==> flow/design.v <==
module edge_counter
  ( input  logic	    clk,
    input  logic	    rst_n,
    input  logic	    gpio_in,
    input  logic        enable,
    input  logic        trig_enable,
    input  logic	    trig_in,
    output logic	    trig_out,
    input  logic	    cfg_trig_out,
    input  logic	    cfg_in_inv,
    output logic [31:0] d1_count,
    output logic [31:0] d2_count,
    output logic [31:0] d3_count
    );
  logic gpio_in_pol_sync;
  logic gpio_in_pol;
  logic trig_done;
  logic non_trig_done;
  logic d1_count_done;
  logic d1_count_done_hold;
  logic d2_count_done;
  logic d2_count_done_hold;
  logic d3_count_done;
  logic d3_count_done_hold;
  logic pos_edge_trig_out;
  logic neg_edge_trig_out;
  logic trig_out_hold;
  assign gpio_in_pol = (cfg_in_inv) ? ~gpio_in : gpio_in;
  synchronizer u_synchronizer_gpio_in
    ( .clk      (clk),
      .rst_n    (rst_n),
      .data_in  (gpio_in_pol),
      .data_out (gpio_in_pol_sync)
     );
  assign trig_done     =   trig_enable  &&   gpio_in_pol_sync;
  assign non_trig_done = (!trig_enable) && (!gpio_in_pol_sync);
  assign d1_count_done = (d1_count != 32'd0) && (trig_done || non_trig_done);
  always_ff @(posedge clk, negedge rst_n)
    if (~rst_n)             d1_count_done_hold <= 1'b0;
    else if (!enable)       d1_count_done_hold <= 1'b0;
    else if (d1_count_done) d1_count_done_hold <= 1'b1;
  always_ff @(posedge clk, negedge rst_n)
    if (~rst_n)                                                                     d1_count <= 32'd0;
    else if (!enable)                                                               d1_count <= 32'd0;
    else if ((d1_count == '1) || d1_count_done || d1_count_done_hold)               d1_count <= d1_count;
    else if ((d1_count == 32'd0) && ((trig_in && trig_enable) || gpio_in_pol_sync)) d1_count <= 32'd1;
    else if ((d1_count != 32'd0) &&   trig_enable  && (!gpio_in_pol_sync))          d1_count <= d1_count + 32'd1;
    else if ((d1_count != 32'd0) && (!trig_enable) &&   gpio_in_pol_sync)           d1_count <= d1_count + 32'd1;
  assign d2_count_done = (d2_count != 32'd0) && ((trig_enable && (!gpio_in_pol_sync)) || ((!trig_enable) && gpio_in_pol_sync));
  always_ff @(posedge clk, negedge rst_n)
    if (~rst_n)             d2_count_done_hold <= 1'b0;
    else if (!enable)       d2_count_done_hold <= 1'b0;
    else if (d2_count_done) d2_count_done_hold <= 1'b1;
  always_ff @(posedge clk, negedge rst_n)
    if (~rst_n)                                                            d2_count <= 32'd0;
    else if (!enable)                                                      d2_count <= 32'd0;
    else if ((d2_count == '1) || d2_count_done || d2_count_done_hold)      d2_count <= d2_count;
    else if ((d2_count == 32'd0) && d1_count_done)                         d2_count <= 32'd1;
    else if ((d2_count != 32'd0) &&   trig_enable  &&   gpio_in_pol_sync)  d2_count <= d2_count + 32'd1;
    else if ((d2_count != 32'd0) && (!trig_enable) && (!gpio_in_pol_sync)) d2_count <= d2_count + 32'd1;
  assign d3_count_done = (d3_count != 32'd0) && ((trig_enable && gpio_in_pol_sync) || ((~trig_enable) && (~gpio_in_pol_sync)));
  always_ff @(posedge clk, negedge rst_n)
    if (~rst_n)             d3_count_done_hold <= 1'b0;
    else if (!enable)       d3_count_done_hold <= 1'b0;
    else if (d3_count_done) d3_count_done_hold <= 1'b1;
  always_ff @(posedge clk, negedge rst_n)
    if (~rst_n)                                                            d3_count <= 32'd0;
    else if (!enable)                                                      d3_count <= 32'd0;
    else if ((d3_count == '1) || d3_count_done || d3_count_done_hold)      d3_count <= d3_count;
    else if ((d3_count == 32'd0) && d2_count_done)                         d3_count <= 32'd1;
    else if ((d3_count != 32'd0) &&   trig_enable  && (!gpio_in_pol_sync)) d3_count <= d3_count + 32'd1;
    else if ((d3_count != 32'd0) && (!trig_enable) &&   gpio_in_pol_sync)  d3_count <= d3_count + 32'd1;
  assign pos_edge_trig_out = (!cfg_trig_out) && (d1_count == 32'd0) &&   gpio_in_pol_sync;
  assign neg_edge_trig_out =   cfg_trig_out  && (d1_count != 32'd0) && (!gpio_in_pol_sync);
  always_ff @(posedge clk, negedge rst_n)
    if (~rst_n)                                                          trig_out <= 1'b0;
    else if (!enable)                                                    trig_out <= 1'b0;
    else if (!trig_out_hold && (pos_edge_trig_out || neg_edge_trig_out)) trig_out <= 1'b1;
    else                                                                 trig_out <= 1'b0;
  always_ff @(posedge clk, negedge rst_n)
    if (~rst_n)        trig_out_hold <= 1'b0;
    else if (!enable)  trig_out_hold <= 1'b0;
    else if (trig_out) trig_out_hold <= 1'b1;
endmodule
module scarf_2_edge_counters
  ( input  logic        clk,
    input  logic        rst_n_sync,
    input  logic  [7:0] data_in,
    input  logic        data_in_valid,
    input  logic        data_in_finished,
    input  logic  [6:0] slave_id,
    input  logic        rnw,
    output logic  [7:0] read_data_out,
    input  logic        gpio_0_in,
    input  logic        gpio_1_in
    );
   parameter SLAVE_ID = 7'd03;
   logic        trig_out_0;
   logic        trig_out_1;
   logic  [3:0] cfg_trig_out;
   logic  [3:0] cfg_in_inv;
   logic  [3:0] enable;
   logic  [3:0] trig_enable;
   logic [31:0] d1_count_0;
   logic [31:0] d2_count_0;
   logic [31:0] d3_count_0;
   logic [31:0] d1_count_1;
   logic [31:0] d2_count_1;
   logic [31:0] d3_count_1;
   scarf_regmap_2_edge_counters 
   # ( .SLAVE_ID( SLAVE_ID ) )
   u_scarf_regmap_4_edge_counters
     ( .clk,                    
       .rst_n_sync,             
       .data_in,                
       .data_in_valid,          
       .data_in_finished,       
       .slave_id,               
       .rnw,                    
       .read_data_out,          
       .cfg_trig_out,           
       .cfg_in_inv,             
       .enable,                 
       .trig_enable,            
       .d1_count_0,             
       .d2_count_0,             
       .d3_count_0,             
       .d1_count_1,             
       .d2_count_1,             
       .d3_count_1              
      );
   edge_counter u_edge_counter_0
     ( .clk,                                    
       .rst_n               (rst_n_sync),       
       .gpio_in             (gpio_0_in),        
       .enable              (enable[0]),        
       .trig_enable         (trig_enable[0]),   
       .trig_in             (trig_out_1),       
       .trig_out            (trig_out_0),       
       .cfg_trig_out        (cfg_trig_out[0]),  
       .cfg_in_inv          (cfg_in_inv[0]),    
       .d1_count            (d1_count_0),       
       .d2_count            (d2_count_0),       
       .d3_count            (d3_count_0)        
       );
   edge_counter u_edge_counter_1
     ( .clk,                                    
       .rst_n               (rst_n_sync),       
       .gpio_in             (gpio_1_in),        
       .enable              (enable[1]),        
       .trig_enable         (trig_enable[1]),   
       .trig_in             (trig_out_0),       
       .trig_out            (trig_out_1),       
       .cfg_trig_out        (cfg_trig_out[1]),  
       .cfg_in_inv          (cfg_in_inv[1]),    
       .d1_count            (d1_count_1),       
       .d2_count            (d2_count_1),       
       .d3_count            (d3_count_1)        
       );
   endmodule
module scarf_regmap_2_edge_counters
  ( input  logic	    clk,
    input  logic	    rst_n_sync,
    input  logic  [7:0] data_in,
    input  logic	    data_in_valid,
    input  logic	    data_in_finished,
    input  logic  [6:0] slave_id,
    input  logic        rnw,
    output logic  [7:0] read_data_out,
    output logic  [3:0] cfg_trig_out,
    output logic  [3:0] cfg_in_inv,
    output logic  [3:0] enable,
    output logic  [3:0] trig_enable,
    input  logic [31:0] d1_count_0,
    input  logic [31:0] d2_count_0,
    input  logic [31:0] d3_count_0,
    input  logic [31:0] d1_count_1,
    input  logic [31:0] d2_count_1,
    input  logic [31:0] d3_count_1
    );
    parameter SLAVE_ID    = 7'h03;
    parameter MAX_ADDRESS = 6'd25;  
    parameter NUM_WRITE_REGS = 2;
    logic [7:0] registers [1:0];
    logic [5:0] address;
    logic       first_byte;
    logic       final_byte;
    logic       valid_slave;
    logic       valid_read;
    logic       valid_write;
    logic       first_byte_slave_id;
    assign valid_slave = (slave_id == SLAVE_ID);
    always_ff @(posedge clk, negedge rst_n_sync)
      if (~rst_n_sync)                       first_byte <= 1'd1;
      else if (data_in_finished)             first_byte <= 1'd1;
      else if (data_in_valid && valid_slave) first_byte <= 1'd0;
    always_ff @(posedge clk, negedge rst_n_sync)
        if (~rst_n_sync)                                                  address <= 'd0;
        else if (data_in_finished)                                        address <= 'd0;
        else if (valid_slave && data_in_valid && first_byte)              address <= data_in[5:0];
        else if (valid_slave && data_in_valid && (address < MAX_ADDRESS)) address <= address + 1'b1;
    always_ff @(posedge clk, negedge rst_n_sync)
        if (~rst_n_sync)                                                                    final_byte <= 1'b0;
        else if (data_in_finished)                                                          final_byte <= 1'b0;
        else if (valid_slave && data_in_valid && (!first_byte) && (address == MAX_ADDRESS)) final_byte <= 1'b1;
    assign valid_read = valid_slave && rnw && (!first_byte) && (!final_byte);
    assign first_byte_slave_id = valid_slave && rnw && first_byte;
    always_comb
      if (first_byte_slave_id)                   read_data_out[7:0] = {1'b0,SLAVE_ID};
      else if (valid_read && (address == 6'd0))  read_data_out[7:0] = registers[0][7:0];
      else if (valid_read && (address == 6'd1))  read_data_out[7:0] = registers[1][7:0];
      else if (valid_read && (address == 6'd2))  read_data_out[7:0] = d1_count_0[7:0];
      else if (valid_read && (address == 6'd3))  read_data_out[7:0] = d1_count_0[15:8];
      else if (valid_read && (address == 6'd4))  read_data_out[7:0] = d1_count_0[23:16];
      else if (valid_read && (address == 6'd5))  read_data_out[7:0] = d1_count_0[31:24];
      else if (valid_read && (address == 6'd6))  read_data_out[7:0] = d2_count_0[7:0];
      else if (valid_read && (address == 6'd7))  read_data_out[7:0] = d2_count_0[15:8];
      else if (valid_read && (address == 6'd8))  read_data_out[7:0] = d2_count_0[23:16];
      else if (valid_read && (address == 6'd9))  read_data_out[7:0] = d2_count_0[31:24];
      else if (valid_read && (address == 6'd10)) read_data_out[7:0] = d3_count_0[7:0];
      else if (valid_read && (address == 6'd11)) read_data_out[7:0] = d3_count_0[15:8];
      else if (valid_read && (address == 6'd12)) read_data_out[7:0] = d3_count_0[23:16];
      else if (valid_read && (address == 6'd13)) read_data_out[7:0] = d3_count_0[31:24];
      else if (valid_read && (address == 6'd14)) read_data_out[7:0] = d1_count_1[7:0];
      else if (valid_read && (address == 6'd15)) read_data_out[7:0] = d1_count_1[15:8];
      else if (valid_read && (address == 6'd16)) read_data_out[7:0] = d1_count_1[23:16];
      else if (valid_read && (address == 6'd17)) read_data_out[7:0] = d1_count_1[31:24];
      else if (valid_read && (address == 6'd18)) read_data_out[7:0] = d2_count_1[7:0];
      else if (valid_read && (address == 6'd19)) read_data_out[7:0] = d2_count_1[15:8];
      else if (valid_read && (address == 6'd20)) read_data_out[7:0] = d2_count_1[23:16];
      else if (valid_read && (address == 6'd21)) read_data_out[7:0] = d2_count_1[31:24];
      else if (valid_read && (address == 6'd22)) read_data_out[7:0] = d3_count_1[7:0];
      else if (valid_read && (address == 6'd23)) read_data_out[7:0] = d3_count_1[15:8];
      else if (valid_read && (address == 6'd24)) read_data_out[7:0] = d3_count_1[23:16];
      else if (valid_read && (address == 6'd25)) read_data_out[7:0] = d3_count_1[31:24];
      else                                       read_data_out[7:0] = 8'd0;
    assign valid_write = valid_slave && (!rnw) && data_in_valid && (!first_byte) && (!final_byte);
    integer i;
    always_ff @(posedge clk, negedge rst_n_sync)
      if (~rst_n_sync) for (i=0; i<NUM_WRITE_REGS; i=i+1) registers[i]       <= 8'h00;
      else if (valid_write && (address < 6'd2))           registers[address] <= data_in;
    always_comb begin
      enable       = registers[0][3:0];
      trig_enable  = registers[0][7:4];
      cfg_in_inv   = registers[1][3:0];
      cfg_trig_out = registers[1][7:4];
    end
endmodule
module synchronizer(
    input  logic clk,
    input  logic rst_n,
    input  logic data_in,
    output logic data_out
    );
    logic ff_1;
  always_ff @(posedge clk, negedge rst_n)
    if (~rst_n) ff_1 <= 1'b0;
    else        ff_1 <= data_in;
  always_ff @(posedge clk, negedge rst_n)
    if (~rst_n) data_out <= 1'b0;
    else        data_out <= ff_1;
endmodule
* Step by step through the tools: scarf_2_edge_counters
The steps from the RTL of scarf_2_edge_counters to its reports follow in flow order.
Lines are those of the file above, counted from 1.
Operators carry their Yosys type and port widths (W data, S select, Z words).
Cell names lack the library's common part.
A cell with -- has no value.
- Design top :: scarf_2_edge_counters
- Clock input :: clk
- Library :: sky130hd
- Library corner :: tt_025C_1v80

* Elaborated design
Source: Yosys, flattened and elaborated. Widths are those after wreduce. Registers that Yosys merges into a memory's read port (data or address) are not register bits. Print and check cells do not count. Equal cells are merged and count once.
- Bits in registers :: 230
- Input port bits :: 22
- Output and inout port bits :: 8
- $add $sub $neg :: 7
- Order comparisons :: 2
- Eq/ne operators :: 52
- Mux-type cells :: 86
- Bitwise operators :: 7
- Reduce/logical cells :: 155
** Operator list (count)
- $mux W32 :: 30
- $mux W8 :: 27
- $add A32 B1 Y32 const B :: 6
- $eq A32 B32 Y1 const B :: 6
- $logic_not A32 Y1 :: 6
- $reduce_bool A32 Y1 :: 6
- $logic_and A1 B1 Y1 :: 98
- $eq A6 B5 Y1 const B :: 10
- $eq A6 B4 Y1 const B :: 8
- $mux W1 :: 26
- $ne A4 B1 Y1 const B :: 6
- $eq A6 B3 Y1 const B :: 4
- $logic_or A1 B1 Y1 :: 22
- $mux W6 :: 3
- $ne A2 B1 Y1 const B :: 8
- $reduce_and A2 Y1 :: 8
- $ne A2 B2 Y1 const B :: 6
- $eq A6 B2 Y1 const B :: 2
- $logic_not A1 Y1 :: 11
- $not A1 Y1 :: 7
- $eq A7 B2 Y1 const B :: 1
- $add A6 B1 Y6 const B :: 1
- $eq A6 B1 Y1 const B :: 1
- $lt A6 B2 Y1 const B :: 1
- $lt A6 B5 Y1 const B :: 1
- $logic_not A6 Y1 :: 1
- $reduce_bool A2 Y1 :: 2
- $reduce_bool A3 Y1 :: 1

* Longest topological paths
Depth = most cells in a row (Yosys ltp): at word level without a register or memory, in the mapped netlist without a sequential cell, where the memories' decode and read muxes count.
- Word-level depth :: 32
- ABC_AREA :: 0
- Depth in mapped cells :: 13
- Gate-level depth less buffers :: 11

* Synthesis result
Yosys stat after the flow's synthesis: flattened, memories mapped to cells. It holds for the ABC_AREA given above (unset counts as 0); a run with the other value may have another netlist.
** Cells by type (count)
- dfrtp_1 :: 229
- o21ai_0 :: 296
- nand2_1 :: 208
- nor2_1 :: 193
- nand3_1 :: 104
- and3_1 :: 78
- nand4_1 :: 78
- a21oi_1 :: 87
- clkbuf_1 :: 90
- o31ai_1 :: 37
- nor4_1 :: 43
- a31oi_1 :: 40
- nor3_1 :: 43
- ha_1 :: 17
- xor2_1 :: 19
- and2_1 :: 24
- and4_1 :: 17
- o221ai_1 :: 16
Other cell types: 66; their cells: 300.
- Standard cells after synthesis :: 1919
- Cell area after synthesis :: 15139.5 um^2
- Mapped flip-flops :: 230
- Buffers :: 114
By module: a second synthesis without flattening, with its own total; a netlist apart from the flattened one above.
- Cell total of the unflattened synthesis :: 1952
- Area (unflattened synthesis) :: 16125.5 um^2
Each row is one instance without its submodules.
** By module
- edge_counter :: instances 2, cells 721, area 6239.7 um^2
- scarf_regmap_2_edge_counters (SLAVE_ID=3) :: instances 1, cells 506, area 3545.9 um^2
- synchronizer :: instances 2, cells 2, area 50.0 um^2
- scarf_2_edge_counters :: instances 1, cells 0, area 0.0 um^2

* Path before layout
Path of least setup slack by OpenSTA after synthesis, without wires, with an ideal clock, recovery checks aside; 20% of the period is set as input and as output delay. Where synthesis merged equal registers, the netlist keeps one of their names.
- Kind :: input to output
- Start point :: in slave_id[2]
- End point :: out read_data_out[0]
- Period :: 7.15 ns
- Input delay :: 1.430 ns
- External output delay :: 1.430 ns
- Arrival :: 3.687 ns
- Required time :: 5.720 ns
- Path slack :: 2.033 ns
- Delay of the path :: 2.257 ns
- Stages :: 11
- Path buffers :: 2
- Synthesis period reached :: 5.117 ns
"delay of the path" = arrival - input delay + setup time.
At an output port there is no setup time.
"stages" counts driving pins, that of a launching flip-flop among them; a cell with two outputs on the path counts twice.
"synthesis period reached" is the clock period less the worst setup slack; recovery checks do not enter. This is arithmetic on one report: input and output delays are still those of the set period (20% each).
The rows between start and end are the longest chain of elaborated cells between them; the timing report does not say that the signal goes this way. Where chains are equally long, one stands for them.
A line is the first line of the expression or statement that the cell stems from. Yosys adds cells for indexed reads and writes and turns some case tables into memories.
- Cell sequence :: or4_1 > buf_6 > nor3_4 > buf_2 > and2_1 > a22oi_1 > a31oi_1 > o21bai_1 > a2111oi_2 > o221ai_1 > a32oi_1
- Cells in the longest elaborated chain :: 32
** RTL lines, path after synthesis
- start, declared :: RTL line 91 : input  logic  [6:0] slave_id,
- $eq A7 B2 Y1 :: RTL line 192 : assign valid_slave = (slave_id == SLAVE_ID);
- $logic_and A1 B1 Y1 (3 in a row) :: RTL line 206 : assign valid_read = valid_slave && rnw && (!first_byte) && (!final_byte);
- $logic_and A1 B1 Y1 :: RTL line 235 : else if (valid_read && (address == 6'd25)) read_data_out[7:0] = d3_count_1[31:24];
- $mux W8 :: RTL line 235
- $mux W8 :: RTL line 234 : else if (valid_read && (address == 6'd24)) read_data_out[7:0] = d3_count_1[23:16];
- $mux W8 :: RTL line 233 : else if (valid_read && (address == 6'd23)) read_data_out[7:0] = d3_count_1[15:8];
- $mux W8 :: RTL line 232 : else if (valid_read && (address == 6'd22)) read_data_out[7:0] = d3_count_1[7:0];
- [16 not listed]
- $mux W8 :: RTL line 215 : else if (valid_read && (address == 6'd5))  read_data_out[7:0] = d1_count_0[31:24];
- $mux W8 :: RTL line 214 : else if (valid_read && (address == 6'd4))  read_data_out[7:0] = d1_count_0[23:16];
- $mux W8 :: RTL line 213 : else if (valid_read && (address == 6'd3))  read_data_out[7:0] = d1_count_0[15:8];
- $mux W8 :: RTL line 212 : else if (valid_read && (address == 6'd2))  read_data_out[7:0] = d1_count_0[7:0];
- $mux W8 :: RTL line 211 : else if (valid_read && (address == 6'd1))  read_data_out[7:0] = registers[1][7:0];
- $mux W8 :: RTL line 210 : else if (valid_read && (address == 6'd0))  read_data_out[7:0] = registers[0][7:0];
- $mux W8 :: RTL line 209 : if (first_byte_slave_id)                   read_data_out[7:0] = {1'b0,SLAVE_ID};
- end, declared :: RTL line 93 : output logic  [7:0] read_data_out,

* Timing after layout
From the final timing report of entry A: the path of least setup slack in the routed layout; clock arrival at registers is part of the times.
- Kind :: register to output
- Start point :: reg u_scarf_regmap_4_edge_counters.address[0]
- End point :: out read_data_out[0]
- Period :: 3.61 ns
- External output delay :: 0.72 ns
- Arrival :: 3.87 ns
- Required time :: 2.89 ns
- Path slack :: -0.98 ns
- Stages :: 16
- Path buffers :: 5
The rows between start and end are the longest chain of elaborated cells between them; the timing report does not say that the signal goes this way. Where chains are equally long, one stands for them.
At most two assigning lines are given for a register; there are more.
- Cell sequence :: dfrtp_1 > buf_6 > ha_4 > buf_6 > inv_4 > buf_4 > nor2_1 > o21ai_1 > o221ai_1 > a31oi_4 > o21bai_4 > a2111oi_4 > buf_4 > o221ai_2 > a32oi_2 > buf_2
- Cells in the longest elaborated chain :: 29
** RTL lines, path after layout
- start, declared :: RTL line 185 : logic [5:0] address;
- start, assigned :: RTL line 200 : else if (valid_slave && data_in_valid && first_byte)              address <= data_in[5:0];
- start, assigned :: RTL line 201 : else if (valid_slave && data_in_valid && (address < MAX_ADDRESS)) address <= address + 1'b1;
- $eq A6 B5 Y1 :: RTL line 235 : else if (valid_read && (address == 6'd25)) read_data_out[7:0] = d3_count_1[31:24];
- $logic_and A1 B1 Y1 :: RTL line 235
- $mux W8 :: RTL line 235
- $mux W8 :: RTL line 234 : else if (valid_read && (address == 6'd24)) read_data_out[7:0] = d3_count_1[23:16];
- $mux W8 :: RTL line 233 : else if (valid_read && (address == 6'd23)) read_data_out[7:0] = d3_count_1[15:8];
- $mux W8 :: RTL line 232 : else if (valid_read && (address == 6'd22)) read_data_out[7:0] = d3_count_1[7:0];
- $mux W8 :: RTL line 231 : else if (valid_read && (address == 6'd21)) read_data_out[7:0] = d2_count_1[31:24];
- [15 not listed]
- $mux W8 :: RTL line 215 : else if (valid_read && (address == 6'd5))  read_data_out[7:0] = d1_count_0[31:24];
- $mux W8 :: RTL line 214 : else if (valid_read && (address == 6'd4))  read_data_out[7:0] = d1_count_0[23:16];
- $mux W8 :: RTL line 213 : else if (valid_read && (address == 6'd3))  read_data_out[7:0] = d1_count_0[15:8];
- $mux W8 :: RTL line 212 : else if (valid_read && (address == 6'd2))  read_data_out[7:0] = d1_count_0[7:0];
- $mux W8 :: RTL line 211 : else if (valid_read && (address == 6'd1))  read_data_out[7:0] = registers[1][7:0];
- $mux W8 :: RTL line 210 : else if (valid_read && (address == 6'd0))  read_data_out[7:0] = registers[0][7:0];
- $mux W8 :: RTL line 209 : if (first_byte_slave_id)                   read_data_out[7:0] = {1'b0,SLAVE_ID};
- end, declared :: RTL line 93 : output logic  [7:0] read_data_out,

Data sheet: physical implementation of scarf_2_edge_counters

Module scarf_2_edge_counters, platform sky130hd: 2 stored runs of the flow (Yosys, OpenROAD) with differing settings, in no particular order. Input and output delays are each 20% of the period that was set; the output load is 0.01 pF.
"clock period achieved": clock period set for the run, less the worst setup slack. It is reckoned from that one timing run; input and output delays stay at 20% of the period that was set.
"time on the worst setup path": the worst setup path's part of the clock period (all of it between registers, 20% less for each end at a port) less its slack. A launch clock that arrives late makes it longer, a capture clock that arrives late makes it shorter.
By "total power after layout" is meant OpenSTA's value without simulated activity: inputs other than the clock are taken to toggle once in ten clock periods, and the tool carries that through the logic.

** Entry A
- Settings :: period_ns=3.61; CORE_UTILIZATION=32; PLACE_DENSITY_LB_ADDON=0.22; CORE_MARGIN=9; CELL_PAD_IN_SITES_DETAIL_PLACEMENT=2; GPL_TIMING_DRIVEN=1; CAP_MARGIN=40; SLEW_MARGIN=5
- Yosys chip area after synthesis :: 15139.5 um^2
- Full die area :: 55465.0 um^2
- Standard-cell area after routing :: 19753.9 um^2
- Utilization in the final report :: 42.3%
- Worst setup slack after layout :: -0.984 ns
- Sum of negative setup slack :: -6.225 ns
- Total power after layout :: 0.007706 W
- Clock period achieved :: 4.594 ns
- Time on the worst setup path :: 3.87 ns
- Kind of the worst setup path :: register to output

** Entry B
- Settings :: period_ns=6.4; CAP_MARGIN=20; CORE_MARGIN=2; CORE_UTILIZATION=40; SLEW_MARGIN=20
- Yosys chip area after synthesis :: 15139.5 um^2
- Full die area :: 39420.1 um^2
- Standard-cell area after routing :: 17118.9 um^2
- Utilization in the final report :: 45.7%
- Worst setup slack after layout :: 0.167 ns
- Sum of negative setup slack :: 0.000 ns
- Total power after layout :: 0.003918 W
- Clock period achieved :: 6.233 ns
- Time on the worst setup path :: 3.67 ns
- Kind of the worst setup path :: input to output
